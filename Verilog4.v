==> flow/design.v <==
`timescale 1ns / 1ps
module Verilog4(
	input emu,  
	inout nmi,  
	input master_clock,  
	inout phi2,  
	output not_phi2,  
	inout shift_clock,  
	inout shift_data,  
	input boot,  
	output visible,  
	output reg hsync,  
	output reg vsync,
	input zero,  
	input rw,  
	output rd,  
	output wr,  
	input [3:0] bank,  
	output [8:0] address,  
	output [2:0] top,  
	output via,  
	output ram_a,
	output ram_b
    );
reg half;  
reg [18:0] video_addr;  
reg [7:0] video_scroll;  
reg hblank;  
reg vblank;
reg latch_via;  
reg latch_ram_a;
reg latch_ram_b;
reg [3:0] select;  
reg interrupt;  
reg prev;  
reg [4:0] combined_addr;
assign phi2 = (~boot) ? 1'bz : half;
assign not_phi2 = (~boot) ? ~phi2 : (~via ? 1'b1 : ~half);
assign address[0] = (~boot) ? 1'bz :
	((~hsync && ~phi2) ? video_addr[10] :
	((~phi2) ? video_addr[0] : 1'bz));
assign address[2:1] = (~boot) ? 2'bzz :
	((~hsync && ~phi2) ? video_addr[12:11] :
	((~phi2) ? video_addr[2:1] : 2'bzz));
assign address[6:3] = (~boot) ? 4'bzzzz :
	((~hsync && ~phi2) ? combined_addr[3:0] :  
	((~phi2) ? video_addr[6:3] : 4'bzzzz));
assign address[7] = (~boot) ? 1'bz :
	((~hsync && ~phi2) ? 1'b0 :  
	((~phi2) ? video_addr[7] : 1'bz));
assign address[8] = (~boot) ? 1'bz :
	((~hsync && ~phi2) ? 1'bz :
	((~phi2) ? video_addr[8] : 1'bz));
assign top[0] = (~boot) ? select[0] :
	((~phi2) ? combined_addr[4] :  
	select[0]);
assign top[1] = (~boot) ? select[1] :
	((~phi2) ? 1'b1 : select[1]);
assign top[2] = (~boot) ? select[2] :
	((~phi2) ? 1'b0 : select[2]);
assign rd = (~phi2) ? 1'b0 : ~rw;
assign wr = (~phi2 || ~master_clock || latch_via) ? 1'b1 : rw;
assign via = (~boot) ? 1'b1 :
	((~phi2 && ~zero && ~bank[3] && ~bank[2] && ~bank[1] && bank[0]) ? 1'b0 : 
	((phi2 && latch_via) ? 1'b0 : 1'b1));
assign ram_a = (~boot) ? (~rw ? 1'b0 : 1'b1) :
	((~phi2) ? 1'b0 :
	((phi2 && ~latch_via) ? 1'b0 : 1'b1));
assign ram_b = 1'b1;
assign visible = (~boot) ? 1'b0 :
	((~hblank || ~vblank) ? 1'b0 : 1'b1);
assign nmi = 1'b1;
always @(negedge master_clock) begin
	if (~boot) begin
		video_scroll[7:0] <= 8'b00000000;  
	end
	if (shift_clock && ~prev) begin
		video_scroll[7:1] <= video_scroll[6:0];
		video_scroll[0] <= shift_data;
	end
	prev <= shift_clock;
	if (half) begin  
		latch_via <= 1'b0;
		combined_addr[4:0] <= video_addr[17:13] - video_scroll[7:3];
	end
	if (~half) begin  
		latch_via <= ~zero && ~bank[3] && ~bank[2] && ~bank[1] && bank[0];  
		if (boot || (~boot && ~phi2)) begin
			select[3:0] <= bank[3:0];  
		end
		if (video_addr[8:0] == 9'b101000000) begin  
			hblank <= 1'b0;  
		end
		if (video_addr[8:0] == 9'b101001000) begin  
			hsync <= 1'b0;  
			if (video_addr[18:9] == 10'b1000001101) begin  
				video_addr[18:9] <= 10'b0000000000;  
				vblank <= 1'b1;  
			end
			else begin
				video_addr[18:9] <= video_addr[18:9] + 1;  
			end
		end
		if (video_addr[8:0] == 9'b101111000) begin  
			hsync <= 1'b1;  
		end
		if (video_addr[8:0] == 9'b110010000) begin  
			video_addr[8:0] <= 9'b000000000;  
			hblank <= 1'b1;  
			if (video_addr[18:9] == 10'b0111100000) begin  
				vblank <= 1'b0;  
			end
			if (video_addr[18:9] == 10'b0111101010) begin  
				vsync <= 1'b0;  
				if (~emu) begin
					interrupt <= 1'b0;  
				end
			end
			if (video_addr[18:9] == 10'b0111101100) begin  
				vsync <= 1'b1;  
				interrupt <= 1'b1;  
			end
		end
		else begin
			video_addr[8:0] <= video_addr[8:0] + 1;  
		end
	end
	half <= ~half;  
end
endmodule
Step by step through the tools: Verilog4 --
Tool output for the design above, in the order of the flow. Lines are those of the file above, counted from 1. Cell names lack the library's common part. The mark n/a stands for no value.
Design: design top Verilog4, clock input master_clock, library sky130hd, corner tt_025C_1v80

Word level --
Counts by Yosys on the flattened word-level netlist (proc, flatten, opt, wreduce; memories kept). Register bits leave out memories and registers merged into their read ports (data or address). Print and check cells are left out. Cells with the same type and inputs are merged into one.
Word-level totals: bits in registers 42, output and inout port bits 25, elaborated cells 110
Operators by class: add/subtract/negate cells 3, eq/ne operators 9, muxes and demuxes 46, bitwise operators 14, reductions and logical operators 26
Operators by type and width (number):
- 1-bit two-way mux | 38
- 9-bit == test with constant B | 4
- 10-bit by 9-bit == test with 1-bit output with constant B | 3
- 1-bit logical AND | 14
- 1-bit NOT | 14
- 7-bit two-way mux | 2
- 4-bit two-way mux | 3
- 10-bit by 1-bit adder with 10-bit output with constant B | 1
- 10-bit == test with constant B | 1
- 9-bit by 1-bit adder with 9-bit output with constant B | 1
- 2-bit AND reduction | 4
- 2-bit nonzero test | 3
- 2-bit two-way mux | 3
- 5-bit subtractor | 1
- 1-bit logical OR | 4
- 3-bit AND reduction | 1
- 2-bit by 1-bit inequality test with 1-bit output with constant B | 1

Longest topological paths --
Depth = most cells in a row (Yosys ltp): at word level without a register or memory, in the mapped netlist without a sequential cell, where the memories' decode and read muxes count.
Logic depth: depth after elaboration 11, ABC_AREA 0, mapped depth 7, gate-level depth less buffers 7

Synthesis result --
Source: synth_stat.txt of the flow (Yosys; design flattened, memories mapped). It holds for the ABC_AREA given above (unset counts as 0); a run with the other value may have another netlist.
Cell types:
- edfxtp_1 | number 39, area in all 1.17E+03 µm²
- ha_1 | number 10, area in all 125.12 µm²
- xnor2_1 | number 11, area in all 96.342 µm²
- mux2_2 | number 7, area in all 78.826 µm²
- inv_1 | number 18, area in all 67.565 µm²
- nor2_1 | number 17, area in all 63.811 µm²
- and2_1 | number 10, area in all 62.56 µm²
- dfxtp_1 | number 3, area in all 60.058 µm²
- nand2_1 | number 14, area in all 52.55 µm²
- xor2_1 | number 5, area in all 43.792 µm²
- nor3_1 | number 7, area in all 35.034 µm²
- and3_1 | number 5, area in all 31.28 µm²
- nand3_1 | number 6, area in all 30.029 µm²
- o21ai_0 | number 6, area in all 30.029 µm²
- nor2b_1 | number 4, area in all 25.024 µm²
- buf_4 | number 3, area in all 22.522 µm²
- nor4_4 | number 1, area in all 21.27 µm²
- fa_1 | number 1, area in all 20.019 µm²
Not listed: further types 23, cells in them 32.
Mapped netlist: mapped cells 199, chip area (Yosys) 2274.7 µm², mapped flip-flops 42

==> results <==
Top module Verilog4; platform sky130hd; tools Yosys and OpenROAD; 2 stored runs in no particular order. Input and output delays are each 20% of the period that was set; the output load is 0.01 pF.

* Run A | settings: period_ns 4.3; CORE_UTILIZATION 35; SETUP_SLACK_MARGIN 0.8; PLACE_DENSITY_LB_ADDON 0.28; GPL_ROUTABILITY_DRIVEN 0; CTS_CLUSTER_SIZE 25; CTS_CLUSTER_DIAMETER 376; CAP_MARGIN 25; MIN_ROUTING_LAYER met2; MAX_ROUTING_LAYER met4; CORE_MARGIN 2; SLEW_MARGIN 20 | incomplete, routing halted on RSZ-0074
* Run B | settings: period_ns 5.04; CORE_UTILIZATION 60; PLACE_DENSITY_LB_ADDON 0.17; HOLD_SLACK_MARGIN 0.23; CELL_PAD_IN_SITES_GLOBAL_PLACEMENT 0; CELL_PAD_IN_SITES_DETAIL_PLACEMENT 0; CTS_CLUSTER_SIZE 39; CTS_CLUSTER_DIAMETER 292; SLEW_MARGIN 25; CAP_MARGIN 20; CORE_MARGIN 2 | incomplete, routing halted on RSZ-0074
